==> flow/design.v <==
module mul #(parameter N = 4) (
    input clk,
    input rst_n,
    input [N-1:0] SBN, 
    input [N-1:0] SN,  
    input start,
    output reg [2*N-1:0] result,
    output reg valid
);
    reg [2*N-1:0] a;    
    reg [2*N-1:0] b;    
    reg [N-1:0] count;  
    reg [2*N-1:0] y;    
    always @(posedge clk or negedge rst_n) begin
        if (!rst_n) begin
            result <= 0;
            valid <= 0;
            a <= 0;
            b <= 0;
            count <= 0;
            y <= 0;
        end
        else begin
            if (start && count == 0) begin
                a <= {{N{1'b0}}, SBN};
                b <= {{N{1'b0}}, SN}; 
                y <= 0;
                count <= 0;
                valid <= 0;
            end
            else if (count < N) begin
                if (b[0]) begin
                    y <= y + (a << count);
                end
                b <= b >> 1;
                count <= count + 1;
                if (count == N-1) begin
                    result <= y + (b[0] ? (a << count) : 0);
                    valid <= 1;
                end
            end
            else begin
                valid <= 0;
            end
        end
    end
endmodule
======== Step by step through the tools: mul ========
Tool output for the design above, in the order of the flow.
Lines are those of the file above, counted from 1.
Operators carry their Yosys type and port widths (W data, S select, Z words).
Cell names lack the library's common part.
Not given: --
inputs
  design top .............................. mul
  clock port .............................. clk
  cell library ............................ sky130hd
  library corner .......................... tt_025C_1v80

======== Elaborated design ========
Counts by Yosys on the flattened word-level netlist (proc, flatten, opt, wreduce; memories kept). Register bits leave out memories and registers merged into their read ports (data or address). Print and check cells are left out.
operators by class
  $add $sub $neg .......................... 3
  $lt $le $gt $ge ......................... 1
  equality and inequality tests ........... 2
  shift-type cells ........................ 2
  multiplexer cells ....................... 11
  bitwise operators ....................... 1
  reductions and logical operators ........ 6
operators with widths
  kind                   number
  $mux W8                6
  $shl A4 B4 Y8          2
  $add A8 B8 Y8          2
  $mux W4                2
  $reduce_bool A2 Y1     2
  $add A4 B1 Y4 const B  1
  $eq A4 B2 Y1 const B   1
  $lt A4 B3 Y1 const B   1
  $logic_not A4 Y1       1
  $ne A3 B2 Y1 const B   1
  $reduce_and A3 Y1      1
  $mux W1                3
  $reduce_and A2 Y1      1
  $logic_and A1 B1 Y1    1
  $not A1 Y1             1
bit counts
  register bits after elaboration ......... 33
  input port bits ......................... 11
  output and inout port bits .............. 9
  word-level cells ........................ 32

======== Longest topological paths ========
Longest topological path by Yosys (ltp), each cell counted once; first at word level (registers and memories cut), then after technology mapping (sequential cells cut; the memories' decode and read muxes count).
depth
  word-level depth ........................ 5
  ABC_AREA ................................ 0
  mapped depth ............................ 12
  depth with buffers taken out ............ 11

======== Netlist ========
Source: synth_stat.txt of the flow (Yosys; design flattened, memories mapped). It holds for the ABC_AREA given above (unset counts as 0); a run with the other value may have another netlist.
mapped netlist
  cell count .............................. 206
  synthesis area .......................... 1930.6 µm²
  sequential area ......................... 725.7 µm²
  mapped flip-flops ....................... 29
  buffer cells ............................ 9
cell types
  type      number  total area (µm²)
  dfrtp_1   29      725.696
  ha_1      16      200.192
  nand2_1   26      97.594
  o21ai_0   18      90.086
  mux2_2    6       67.565
  xnor2_1   7       61.309
  mux2i_1   6       60.058
  and2_1    9       56.304
  a21oi_1   10      50.048
  fa_1      2       40.038
  nor2_1    10      37.536
  a211oi_1  4       30.029
  inv_1     8       30.029
  nand3_1   5       25.024
  a21o_1    3       22.522
  mux4_2    1       22.522
  nor3b_1   3       22.522
  o31ai_1   3       22.522
Other cell types: 25; their cells: 40.

======== Worst setup path after synthesis ========
Source: OpenSTA report_checks on the synthesized netlist (no wires, ideal clock, input and output delay 20% of the period each), path of least setup slack; recovery checks are left aside. Register names are those of the netlist, which keeps one name where synthesis merged equal registers.
timing path after synthesis
  path kind ............................... register to register
  start ................................... register count[1]
  end ..................................... register result[7]
  period .................................. 2.55 ns
  setup time .............................. 0.131 ns
  time at the first pin ................... 0.000 ns
  data arrival time ....................... 2.273 ns
  data required time ...................... 2.419 ns
  slack ................................... 0.146 ns
  path delay .............................. 2.404 ns
  stages .................................. 12
  buffers on the path ..................... 1
  synthesis period reached ................ 2.404 ns
"path delay" is the arrival time less input delay plus setup time.
"stages": output pins that drive a net of the path, with the launching flip-flop's if there is one; two outputs of one cell count as two.
"synthesis period reached" is the clock period less the worst setup slack; recovery checks do not enter. This is arithmetic on one report: input and output delays are still those of the set period (20% each).
The rows between start and end are the longest chain of elaborated cells between them; the timing report does not say that the signal goes this way. Where chains are equally long, one stands for them.
A line is the first line of the expression or statement that the cell stems from. Yosys adds cells for indexed reads and writes and turns some case tables into memories.
A register here has more assigning lines than the two given.
on the way, after synthesis
  cells stage by stage .................... dfrtp_1 -> buf_6 -> mux2_1 -> a221oi_1 -> a211oi_1 -> and2_1 -> ha_1 -> o211a_1 -> o21ai_0 -> a32oi_1 -> xnor2_1 -> o21ai_1
  length of the longest elaborated chain .. 4
  elaborated cells between the ends (all ways) .. 9
  source lines of those cells ............. 4
  classes of those cells .................. add/sub (1); compare (1); eq/ne (1); shift (1); mux (1); logic (1); reduce/logical (3)
RTL lines, path after synthesis
  item                 RTL line  RTL
  start, declared      12        reg [N-1:0] count;
  start, assigned      20        count <= 0;
  start, assigned      36        count <= count + 1;
  $logic_not A4 Y1     24        if (start && count == 0) begin
  $logic_and A1 B1 Y1  24
  $not A1 Y1           --
  $reduce_and A3 Y1    --
  end, assigned        16        result <= 0;
  end, assigned        38        result <= y + (b[0] ? (a << count) : 0);
  end, declared        7         output reg [2*N-1:0] result,

======== Path in the finished layout ========
From the final timing report of record 1: the path of least setup slack in the routed layout; clock arrival at registers is part of the times.
timing path after layout
  path kind ............................... register to register
  start ................................... register count[1]
  end ..................................... register result[7]
  period .................................. 2.6 ns
  setup time .............................. 0.11 ns
  time at the first pin ................... 0.27 ns
  data arrival time ....................... 2.61 ns
  data required time ...................... 2.76 ns
  slack ................................... 0.15 ns
  stages .................................. 11
  buffers on the path ..................... 0
The rows between start and end are the longest chain of elaborated cells between them; the timing report does not say that the signal goes this way. Where chains are equally long, one stands for them.
A register here has more assigning lines than the two given.
on the way, after layout
  cells stage by stage .................... dfrtp_2 -> mux2_1 -> a221oi_2 -> a211oi_1 -> and2_1 -> ha_4 -> o211a_1 -> o21ai_0 -> a32oi_1 -> xnor2_1 -> o21ai_1
  length of the longest elaborated chain .. 4
  elaborated cells between the ends (all ways) .. 9
  source lines of those cells ............. 4
  classes of those cells .................. add/sub (1); compare (1); eq/ne (1); shift (1); mux (1); logic (1); reduce/logical (3)
RTL lines, path after layout
  item                 RTL line  RTL
  start, declared      12        reg [N-1:0] count;
  start, assigned      20        count <= 0;
  start, assigned      36        count <= count + 1;
  $logic_not A4 Y1     24        if (start && count == 0) begin
  $logic_and A1 B1 Y1  24
  $not A1 Y1           --
  $reduce_and A3 Y1    --
  end, assigned        16        result <= 0;
  end, assigned        38        result <= y + (b[0] ? (a << count) : 0);
  end, declared        7         output reg [2*N-1:0] result,

Wiki page: mul / flow data

Below are 2 stored runs of the flow (Yosys, OpenROAD; platform sky130hd) on mul, each with its settings and what was measured, unordered. Constraints: input delay and output delay 20% of the set period each, output load 0.01 pF.
"achieved clock period (ns)" is the run's clock period less its worst setup slack. It is reckoned from that one timing run; input and output delays stay at 20% of the period that was set.
"worst setup path time (ns)" = time allowed to the worst setup path (clock period - input delay - output delay, where it has them) - its slack; a late launch clock adds to it, a late capture clock takes from it.
"finish__power__total" is the tool's figure for a default switching activity; nothing was simulated.

Flow files of record 1
==> flow/run.sh <==
#!/bin/bash
# the make line also repeats the synthesis and layout settings of config.mk as NAME=value (left out here)
make -C /OpenROAD-flow-scripts/flow DESIGN_CONFIG=/design/flow/config.mk WORK_HOME=/design/flow/orfs CLKGATE_MAP_FILE= finish
==> flow/config.mk <==
export PLATFORM = sky130hd
export DESIGN_NAME = mul
export DESIGN_NICKNAME = mul
export VERILOG_FILES = /design/flow/design.v
export SDC_FILE = /design/flow/constraint.sdc
export NUM_CORES = 4
export LEC_CHECK = 0
export CAP_MARGIN = 20
export CORE_MARGIN = 2
export CORE_UTILIZATION = 40
export SLEW_MARGIN = 20
==> flow/constraint.sdc <==
create_clock -name core_clock -period 2.6 [get_ports {clk}]
set_input_delay 0.5200 -clock core_clock [delete_from_list [all_inputs] [get_ports {clk}]]
set_output_delay 0.5200 -clock core_clock [all_outputs]
set_load 0.01 [all_outputs]

report of record 1
yosys chip area after synthesis (um^2): 1930.6
finish__design__die__area: 5398.6
finish__design__instance__area__stdcell: 2343.5
finish__design__instance__utilization: 0.4995
finish__timing__setup__ws: 0.153
finish__timing__setup__tns: 0.000
finish__timing__hold__ws: 0.477
finish__power__total: 8.156e-04
achieved clock period (ns): 2.447
worst setup path time (ns): 2.45
worst setup path kind: register to register

Flow files of record 2
==> flow/run.sh <==
#!/bin/bash
# the make line also repeats the synthesis and layout settings of config.mk as NAME=value (left out here)
make -C /OpenROAD-flow-scripts/flow DESIGN_CONFIG=/design/flow/config.mk WORK_HOME=/design/flow/orfs CLKGATE_MAP_FILE= finish
==> flow/config.mk <==
export PLATFORM = sky130hd
export DESIGN_NAME = mul
export DESIGN_NICKNAME = mul
export VERILOG_FILES = /design/flow/design.v
export SDC_FILE = /design/flow/constraint.sdc
export NUM_CORES = 4
export LEC_CHECK = 0
export ABC_AREA = 1
export CAP_MARGIN = 20
export CELL_PAD_IN_SITES_DETAIL_PLACEMENT = 0
export CORE_MARGIN = 2
export CORE_UTILIZATION = 47
export PLACE_DENSITY = 0.84
export SETUP_SLACK_MARGIN = 0.56
export SLEW_MARGIN = 0
==> flow/constraint.sdc <==
create_clock -name core_clock -period 3.9 [get_ports {clk}]
set_input_delay 0.7800 -clock core_clock [delete_from_list [all_inputs] [get_ports {clk}]]
set_output_delay 0.7800 -clock core_clock [all_outputs]
set_load 0.01 [all_outputs]

report of record 2
yosys chip area after synthesis (um^2): 2018.2
finish__design__die__area: 4834.4
finish__design__instance__area__stdcell: 2312.2
finish__design__instance__utilization: 0.5698
finish__timing__setup__ws: 1.261
finish__timing__setup__tns: 0.000
finish__timing__hold__ws: 0.466
finish__power__total: 5.568e-04
achieved clock period (ns): 2.639
worst setup path time (ns): 2.64
worst setup path kind: register to register
